==> flow/design.v <==
module assignment (
    input logic clk,
    input logic NRST,
    input logic start,
    input logic [10:0] A,
    input logic [10:0] B,
    output logic [20:0] result,
    output logic ready
);
    logic [10:0] a_value = 0; 
    logic [10:0] b_value = 0;
    int b_dec_value = 0;
    logic [20:0] mul_value = 0;
    logic [11:0] bcd = 0;
    logic [10:0] binary_round_0 = 0;
    logic [10:0] binary_round_1 = 0;
    logic [10:0] binary_round_2 = 0;
    logic [20:0] accumlator = 0;
    logic [1:0] state = 0; 
    always_ff @(posedge clk or negedge NRST) begin 
        if (NRST == 0) begin 
            result <= 0;
            ready <= 0;
            b_value <= 0;
            binary_round_0 <= 0;
            binary_round_1 <= 0;
            binary_round_2 <= 0;
            accumlator <= 0;
        end else if (start == 1) begin
            if (state == 0) begin 
                ready <= 0;
                accumlator <= 0;
                a_value <= A;
                b_value <= B;
                b_dec_value <= B; 
                state <= 1;
            end else if (state == 1) begin 
                binary_round_0 <= b_dec_value % 10; 
                binary_round_1 <= (b_dec_value / 10) % 10;
                binary_round_2 <= (b_dec_value / 100) % 10;
                mul_value <= $unsigned(a_value) * $unsigned(binary_round_0);
                accumlator <= accumlator + $unsigned(a_value) * $unsigned(binary_round_0);
                state <= 2;
            end else if (state == 2) begin 
                mul_value <= $unsigned(a_value) * $unsigned(binary_round_1);
                accumlator <= accumlator + $unsigned(a_value) * $unsigned(binary_round_1);
                state <= 3;
            end else if (state == 3) begin 
                mul_value <= $unsigned(a_value) * $unsigned(binary_round_2);
                accumlator <= accumlator + $unsigned(a_value) * $unsigned(binary_round_2);
                result <= accumlator + $unsigned(a_value) * $unsigned(binary_round_2);
                ready <= 1;
                state <= 0;
            end 
        end 
    end 
endmodule
### Reports on assignment

The steps from the RTL of assignment to its reports follow in flow order.
Lines are those of the file above, counted from 1.
Operators carry their Yosys type and port widths (W data, S select, Z words).
Not given: --

| inputs | value |
|---|---|
| design top | assignment |
| clock input | clk |
| standard-cell library | sky130hd |
| corner | tt_025C_1v80 |

### Word level

Source: Yosys, flattened and elaborated, memories not mapped. Widths are those after wreduce. Registers that Yosys merges into a memory's read port (data or address) are not register bits. Print and check cells do not count. Equal cells are merged and count once.

| word-level totals | value |
|---|---|
| bits in registers | 100 |
| output and inout port bits | 22 |
| word-level cells | 48 |

| operators by class | value |
|---|---|
| $add $sub $neg | 3 |
| $mul | 3 |
| div/mod/pow operators | 5 |
| eq/ne operators | 5 |
| mux-type cells | 11 |
| bitwise logic cells | 3 |
| reductions and logical operators | 9 |

Operators by type and width:

| operator | count |
|---|---|
| $mul A11 B11 Y21 | 3 |
| $mod A32 B5 Y32 const B | 2 |
| $div A12 B8 Y32 const B | 1 |
| $div A12 B5 Y32 const B | 1 |
| $mod A12 B5 Y32 const B | 1 |
| $mux W21 | 4 |
| $add A21 B21 Y21 | 3 |
| $reduce_and A3 Y1 | 3 |
| $mux W2 | 3 |
| $reduce_and A5 Y1 | 1 |
| $eq A2 B2 Y1 const B | 2 |
| $ne A2 B2 Y1 const B | 2 |
| $reduce_and A4 Y1 | 1 |
| $reduce_bool A4 Y1 | 1 |
| $mux W1 | 4 |
| $not A1 Y1 | 3 |
| $eq A2 B1 Y1 const B | 1 |
| $logic_not A2 Y1 | 1 |
| $reduce_and A2 Y1 | 1 |
| $reduce_bool A2 Y1 | 1 |

### Depth

Yosys ltp: most cells in a row. Word level: on the elaborated netlist, between registers, memories and ports. Mapped: between sequential cells and ports; inverters and the memories' decode and read muxes count.

| logic depth | value |
|---|---|
| depth after elaboration | 6 |
| ABC_AREA | 0 |
| mapped depth | 31 |
| gate-level depth less buffers | 30 |

### After synthesis

Source: synth_stat.txt of the flow (Yosys; design flattened, memories mapped). It holds for the ABC_AREA given above (unset counts as 0); a run with the other value may have another netlist.
Totals and module areas in this step are rounded.

| mapped netlist | value |
|---|---|
| mapped cells | 2292 |
| mapped area | 0.01977 mm2 |
| sequential area | 0.002623 mm2 |
| flip-flops | 100 |
| buffer cells | 116 |

Cell types:

| cell | count | area in all (um2) |
|---|---|---|
| sky130_fd_sc_hd__fa_1 | 297 | 5.95E+03 |
| sky130_fd_sc_hd__ha_1 | 174 | 2.18E+03 |
| sky130_fd_sc_hd__dfrtp_1 | 76 | 1.9E+03 |
| sky130_fd_sc_hd__inv_1 | 391 | 1.47E+03 |
| sky130_fd_sc_hd__nand2_1 | 367 | 1.38E+03 |
| sky130_fd_sc_hd__and2_1 | 117 | 731.952 |
| sky130_fd_sc_hd__edfxtp_1 | 24 | 720.691 |
| sky130_fd_sc_hd__xnor2_1 | 74 | 648.122 |
| sky130_fd_sc_hd__a21oi_1 | 90 | 450.432 |
| sky130_fd_sc_hd__o21ai_0 | 76 | 380.365 |
| sky130_fd_sc_hd__clkbuf_1 | 101 | 379.114 |
| sky130_fd_sc_hd__nor2_1 | 93 | 349.085 |
| sky130_fd_sc_hd__o21bai_1 | 30 | 225.216 |
| sky130_fd_sc_hd__a22o_1 | 19 | 166.41 |
| sky130_fd_sc_hd__xor2_1 | 19 | 166.41 |
| sky130_fd_sc_hd__a211oi_1 | 21 | 157.651 |
| sky130_fd_sc_hd__mux2_2 | 11 | 123.869 |
| sky130_fd_sc_hd__a31oi_1 | 18 | 112.608 |

Other cell types: 85; their cells: 294.

### Path before layout

Path of least setup slack by OpenSTA after synthesis, without wires, with an ideal clock, recovery checks aside; 20% of the period is set as input and as output delay. Where synthesis merged equal registers, the netlist keeps one of their names.

| timing post-synthesis | value |
|---|---|
| kind | reg-to-reg |
| start point | register a_value[1] |
| end point | register accumlator[20] |
| clock period | 7060 ps |
| library setup time | 122 ps |
| launch time at the first pin | 0 ps |
| arrival | 5914 ps |
| setup slack | 1024 ps |
| path delay | 6036 ps |
| driving pins on the path | 29 |
| synthesis period reached | 6036 ps |

"path delay" is the arrival time less input delay plus setup time.
"driving pins on the path": output pins that drive a net of the path, with the launching flip-flop's if there is one; two outputs of one cell count as two.
"synthesis period reached" is the clock period less the worst setup slack; recovery checks do not enter. This is arithmetic on one report: input and output delays are still those of the set period (20% each).
Between the ends stands the longest chain of elaborated cells between them, by number of cells; it is not shown to be the way that was timed. Of several equally long chains one is given.
Each line given opens the expression or statement behind the cell; cells for indexed reads and writes are added by Yosys, which also makes memories of some case tables.
A register here has more assigning lines than the two given.

| on the way, post-synthesis | value |
|---|---|
| cells stage by stage | sky130_fd_sc_hd__edfxtp_1 -> sky130_fd_sc_hd__clkbuf_1 -> sky130_fd_sc_hd__nand2_1 -> sky130_fd_sc_hd__fa_1 -> sky130_fd_sc_hd__inv_1 -> sky130_fd_sc_hd__ha_1 -> sky130_fd_sc_hd__fa_1 -> sky130_fd_sc_hd__inv_1 -> sky130_fd_sc_hd__fa_1 -> sky130_fd_sc_hd__fa_1 -> sky130_fd_sc_hd__inv_1 -> sky130_fd_sc_hd__ha_1 -> sky130_fd_sc_hd__inv_1 -> sky130_fd_sc_hd__o21bai_1 -> sky130_fd_sc_hd__a21oi_1 -> sky130_fd_sc_hd__o21bai_1 -> sky130_fd_sc_hd__a21oi_1 -> sky130_fd_sc_hd__o21bai_1 -> sky130_fd_sc_hd__a21oi_1 -> sky130_fd_sc_hd__o21bai_1 -> sky130_fd_sc_hd__a21oi_1 -> sky130_fd_sc_hd__nor2b_1 -> sky130_fd_sc_hd__o21a_1 -> sky130_fd_sc_hd__o31a_1 -> sky130_fd_sc_hd__o41ai_1 -> sky130_fd_sc_hd__xnor2_1 -> sky130_fd_sc_hd__mux2_2 -> sky130_fd_sc_hd__nand2_1 -> sky130_fd_sc_hd__a32o_1 |
| length of the longest elaborated chain | 6 |

RTL lines, path post-synthesis:

| what | line | text |
|---|---|---|
| start: declaration | 10 | `logic [10:0] a_value = 0;` |
| start: assignment | 33 | `a_value <= A;` |
| $mul A11 B11 Y21 | 50 | `accumlator <= accumlator + $unsigned(a_value) * $unsigned(binary_round_2);` |
| $add A21 B21 Y21 | 50 |  |
| $mux W21 | 48 | `end else if (state == 3) begin` |
| $mux W21 | 44 | `end else if (state == 2) begin` |
| $mux W21 | 37 | `end else if (state == 1) begin` |
| $mux W21 | 30 | `if (state == 0) begin` |
| end: assignment | 42 | `accumlator <= accumlator + $unsigned(a_value) * $unsigned(binary_round_0);` |
| end: assignment | 46 | `accumlator <= accumlator + $unsigned(a_value) * $unsigned(binary_round_1);` |
| end: declaration | 18 | `logic [20:0] accumlator = 0;` |

### Timing after layout

From the final timing report of record 1: the path of least setup slack in the routed layout; clock arrival at registers is part of the times.
The path's times are printed in steps of 10 ps; the period is the one set.

| timing post-layout | value |
|---|---|
| kind | reg-to-reg |
| start point | register b_dec_value[9] |
| end point | register binary_round_0[6] |
| clock period | 9150 ps |
| library setup time | 100 ps |
| launch time at the first pin | 390 ps |
| arrival | 7530 ps |
| setup slack | 1900 ps |
| driving pins on the path | 23 |

Between the ends stands the longest chain of elaborated cells between them, by number of cells; it is not shown to be the way that was timed. Of several equally long chains one is given.

| on the way, post-layout | value |
|---|---|
| cells stage by stage | sky130_fd_sc_hd__edfxtp_1 -> sky130_fd_sc_hd__buf_4 -> sky130_fd_sc_hd__nor2_1 -> sky130_fd_sc_hd__inv_1 -> sky130_fd_sc_hd__ha_1 -> sky130_fd_sc_hd__nand3b_1 -> sky130_fd_sc_hd__a21oi_1 -> sky130_fd_sc_hd__a221o_1 -> sky130_fd_sc_hd__nor2_2 -> sky130_fd_sc_hd__or4_4 -> sky130_fd_sc_hd__a21oi_4 -> sky130_fd_sc_hd__xnor2_2 -> sky130_fd_sc_hd__o21ai_0 -> sky130_fd_sc_hd__a221oi_1 -> sky130_fd_sc_hd__o2111ai_1 -> sky130_fd_sc_hd__o31ai_2 -> sky130_fd_sc_hd__o211a_2 -> sky130_fd_sc_hd__and2_1 -> sky130_fd_sc_hd__a21oi_1 -> sky130_fd_sc_hd__a211oi_1 -> sky130_fd_sc_hd__maj3_1 -> sky130_fd_sc_hd__a211oi_1 -> sky130_fd_sc_hd__a21o_1 |
| length of the longest elaborated chain | 1 |

RTL lines, path post-layout:

| what | line | text |
|---|---|---|
| start: declaration | 12 | `int b_dec_value = 0;` |
| start: assignment | 35 | `b_dec_value <= B;` |
| $mod A12 B5 Y32 | 38 | `binary_round_0 <= b_dec_value % 10;` |
| end: assignment | 25 | `binary_round_0 <= 0;` |
| end: assignment | 38 |  |
| end: declaration | 15 | `logic [10:0] binary_round_0 = 0;` |

Appendix: measured runs

Flow measurements of assignment on sky130hd: 2 stored runs with different settings, listed in no order. Input and output delays are each 20% of the period that was set; the output load is 0.01 pF.
"critical path time": the worst setup path's part of the clock period (all of it between registers, 20% less for each end at a port) less its slack. A launch clock that arrives late makes it longer, a capture clock that arrives late makes it shorter.
"total power of the final layout" rests on the timing tool's default activity at the inputs, not on a simulated workload.
"critical path time" is given in steps of 10 ps.
The results are shown rounded.

#### Record 1

| setting | value |
|---|---|
| period_ns | `9.15` |
| CORE_UTILIZATION | `28` |
| PLACE_DENSITY | `0.94` |
| CORE_ASPECT_RATIO | `0.71` |
| CORE_MARGIN | `5` |
| CELL_PAD_IN_SITES_GLOBAL_PLACEMENT | `2` |
| GPL_ROUTABILITY_DRIVEN | `1` |
| CTS_CLUSTER_SIZE | `48` |
| CTS_CLUSTER_DIAMETER | `121` |
| MIN_ROUTING_LAYER | `met1` |
| CAP_MARGIN | `20` |
| SLEW_MARGIN | `20` |

| result | value |
|---|---|
| total negative setup slack | 0 ps |
| post-route worst hold slack | 479 ps |
| total power of the final layout | 8294 uW |
| setup slack of the worst path | 1900 ps |
| area of the die | 0.07609 mm2 |
| synthesized cell area | 0.01977 mm2 |
| utilization after routing | 30.5% |
| critical path time | 7250 ps |
| type of the worst setup path | reg-to-reg |

#### Record 2

| setting | value |
|---|---|
| period_ns | `6.29` |
| SETUP_SLACK_MARGIN | `0.95` |
| CAP_MARGIN | `20` |
| CORE_MARGIN | `2` |
| CORE_UTILIZATION | `40` |
| SLEW_MARGIN | `20` |

| result | value |
|---|---|
| total negative setup slack | 0 ps |
| post-route worst hold slack | 482 ps |
| total power of the final layout | 14250 uW |
| setup slack of the worst path | 251 ps |
| area of the die | 0.05121 mm2 |
| synthesized cell area | 0.01977 mm2 |
| utilization after routing | 49.0% |
| critical path time | 6040 ps |
| type of the worst setup path | reg-to-reg |
