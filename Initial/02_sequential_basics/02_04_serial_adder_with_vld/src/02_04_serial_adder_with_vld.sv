==> flow/design.v <==
module serial_adder_with_vld
(
  input  clk,
  input  rst,
  input  vld,
  input  a,
  input  b,
  input  last,
  output logic[7:0] sum
);
  int ind_sum,temp_sum, final_sum = 0;
  always_ff @(posedge clk)
    if(rst) begin
      temp_sum <= 0;
      final_sum <= 0;
    end else begin
      if(vld) begin 
        ind_sum <= a + b;
        temp_sum <= temp_sum + a + b;
        if(last) begin 
          final_sum <= temp_sum;
          temp_sum <= 0;
        end 
      end 
    end
    assign sum = final_sum;
endmodule
From RTL to reports: serial_adder_with_vld
What the tools print for serial_adder_with_vld, step after step.
Line numbers count from 1 in the design file above.
Operators carry their Yosys type and port widths (W data, S select, Z words).
Cell names lack the library's common part.
{ "inputs": {"top": "serial_adder_with_vld", "clock": "clk", "cell_library": "sky130hd", "pvt_corner": "tt_025C_1v80"} }

Elaborated design
Counts by Yosys on the flattened word-level netlist (proc, flatten, opt, wreduce; memories kept). Register bits leave out memories and registers merged into their read ports (data or address); mux counts leave out enables and synchronous resets folded into registers. Print and check cells are left out. Cells with the same type and inputs are merged into one.
{ "classes": {"add_sub_neg": 2, "mux": 1, "reduce_logical": 1} }
{ "ops": {"columns": ["op", "n"], "rows": [
  ["$add A32 B1 Y32", 2],
  ["$mux W32", 1],
  ["$reduce_and A2 Y1", 1]
]} }
{ "bits": {"register_bits": 40, "input_bits": 6, "output_inout_bits": 8, "elab_cells": 6} }

Logic depth
Yosys ltp: most cells in a row. Word level: on the elaborated netlist, between registers, memories and ports. Mapped: between sequential cells and ports; inverters and the memories' decode and read muxes count.
{ "logic_depth": {"word_depth": 3, "ABC_AREA": 0, "depth_mapped": 5, "mapped_depth_nobuf": 5} }

After synthesis
The flow's flattened synthesis, as Yosys stat reports it; memories are mapped. The netlist is that of the ABC_AREA named above (0 if unset); the other value can give another one.
{ "types": {"columns": ["cell", "n", "area_total_um2"], "rows": [
  ["dfxtp_1", 16, 320.307],
  ["a21oi_1", 12, 60.058],
  ["nand2_1", 13, 48.797],
  ["nand3_1", 8, 40.038],
  ["xor2_1", 3, 26.275],
  ["nand4_1", 4, 25.024],
  ["fa_1", 1, 20.019],
  ["nand3b_1", 2, 15.014],
  ["o21a_1", 2, 15.014],
  ["ha_1", 1, 12.512],
  ["nand2b_1", 2, 12.512],
  ["buf_6", 1, 11.261],
  ["clkbuf_1", 3, 11.261],
  ["nor2_1", 3, 11.261],
  ["a21o_1", 1, 7.507],
  ["o211ai_1", 1, 7.507],
  ["or4_1", 1, 7.507],
  ["or3_1", 1, 6.256]
]} }
Not listed: further types 2, cells in them 2.
{ "mapped": {"cells": 77, "synth_area_um2": 668.1, "sequential_area_um2": 320.3, "ffs": 16, "n_buf": 4} }

Timing after synthesis
Path of least setup slack by OpenSTA after synthesis, without wires, with an ideal clock, recovery checks aside; 20% of the period is set as input and as output delay. Where synthesis merged equal registers, the netlist keeps one of their names.
{ "synth_timing": {"kind": "input -> register", "from": "in a", "to": "reg temp_sum[4]", "period_ns": 1.95, "input_delay_ns": 0.390, "setup_ns": 0.116, "launch_ns": 0.390, "arrival_time_ns": 1.341, "required_ns": 1.834, "slack_ns": 0.493, "delay_ns": 1.067, "path_stages": 5, "n_path_buf": 0, "synth_period_reached_ns": 1.457} }
"delay_ns" is the arrival time less input delay plus setup time.
"path_stages": output pins that drive a net of the path, with the launching flip-flop's if there is one; two outputs of one cell count as two.
"synth_period_reached_ns" is the clock period less the worst setup slack; recovery checks do not enter. This is arithmetic on one report: input and output delays are still those of the set period (20% each).
Between the ends stands the longest chain of elaborated cells between them, by number of cells; it is not shown to be the way that was timed. Of several equally long chains one is given.
A line is the first line of the expression or statement that the cell stems from. Yosys adds cells for indexed reads and writes and turns some case tables into memories.
A register here has more assigning lines than the two given.
{ "synth_between": {"path_cell_list": "fa_1 > ha_1 > nand4_1 > xor2_1 > nor2_1", "elab_chain_cells": 3, "cells_between": 3, "cone_lines": 2, "cone_classes": "add/sub: 2; mux: 1"} }
{ "synth_lines": {"columns": ["item", "line", "text"], "rows": [
  ["start, declared", 6, "input  a,"],
  ["$add A32 B1 Y32 x2", 19, "temp_sum <= temp_sum + a + b;"],
  ["$mux W32", 20, "if(last) begin"],
  ["end, assigned", 19, null],
  ["end, assigned", 22, "temp_sum <= 0;"],
  ["end, declared", 11, "int ind_sum,temp_sum, final_sum = 0;"]
]} }

Path in the finished layout
Path of least setup slack in the final report of run 1 (OpenROAD, finished layout, wires in). Where an end is a register, its clock arrival counts in the times.
{ "layout_timing": {"kind": "input -> register", "from": "in a", "to": "reg temp_sum[6]", "period_ns": 2.94, "input_delay_ns": 0.59, "setup_ns": 0.06, "launch_ns": 0.59, "arrival_time_ns": 2.17, "required_ns": 3.15, "slack_ns": 0.99, "path_stages": 6, "n_path_buf": 1} }
Between the ends stands the longest chain of elaborated cells between them, by number of cells; it is not shown to be the way that was timed. Of several equally long chains one is given.
A register here has more assigning lines than the two given.
{ "layout_between": {"path_cell_list": "clkdlybuf4s50_1 > fa_1 > ha_1 > nand4_1 > or3_1 > a21oi_1", "elab_chain_cells": 3, "cells_between": 3, "cone_lines": 2, "cone_classes": "add/sub: 2; mux: 1"} }
{ "layout_lines": {"columns": ["item", "line", "text"], "rows": [
  ["start, declared", 6, "input  a,"],
  ["$add A32 B1 Y32 x2", 19, "temp_sum <= temp_sum + a + b;"],
  ["$mux W32", 20, "if(last) begin"],
  ["end, assigned", 19, null],
  ["end, assigned", 22, "temp_sum <= 0;"],
  ["end, declared", 11, "int ind_sum,temp_sum, final_sum = 0;"]
]} }

FLOW RESULTS
============

Record of 2 stored runs of the RTL-to-layout flow on serial_adder_with_vld, platform sky130hd. The runs are unordered. Constraints: input delay and output delay 20% of the set period each, output load 0.01 pF.
"achieved clock period (ns)" means the clock period less the worst setup slack. The figure is calculated, with input and output delays left at 20% of the set period.
"worst setup path time (ns)" means the part of the period allowed to the worst setup path (the constraints hold back 20% at inputs and 20% at outputs) less its slack; where the path has registers, the arrival times of their clocks count too.
"finish__power__total": no workload was simulated; the value follows from the tool's default switching activity.

settings of run 1
{
  "period_ns": 2.94,
  "CORE_UTILIZATION": 37,
  "SETUP_SLACK_MARGIN": 0.74,
  "PLACE_DENSITY_LB_ADDON": 0.2,
  "CELL_PAD_IN_SITES_GLOBAL_PLACEMENT": 1,
  "GPL_TIMING_DRIVEN": 0,
  "CTS_CLUSTER_SIZE": 40,
  "CAP_MARGIN": 30,
  "MAX_ROUTING_LAYER": "met4",
  "CORE_MARGIN": 2,
  "SLEW_MARGIN": 20
}
report of run 1
yosys chip area after synthesis (um^2): 668.1
finish__design__die__area: 2161.8
finish__design__instance__utilization: 0.4930
finish__timing__setup__ws: 0.985
finish__power__total: 3.619e-04
achieved clock period (ns): 1.955
worst setup path time (ns): 1.37
worst setup path kind: input -> register

settings of run 2
{
  "period_ns": 1.51,
  "CORE_UTILIZATION": 16,
  "SETUP_SLACK_MARGIN": 0.05,
  "PLACE_DENSITY_LB_ADDON": 0.19,
  "CORE_MARGIN": 9,
  "ABC_AREA": 0,
  "CTS_CLUSTER_SIZE": 24,
  "CAP_MARGIN": 20,
  "SLEW_MARGIN": 0,
  "MIN_ROUTING_LAYER": "met1"
}
report of run 2
yosys chip area after synthesis (um^2): 668.1
finish__design__die__area: 6826.1
finish__design__instance__utilization: 0.2382
finish__timing__setup__ws: 0.090
finish__power__total: 8.182e-04
achieved clock period (ns): 1.420
worst setup path time (ns): 1.12
worst setup path kind: register -> output
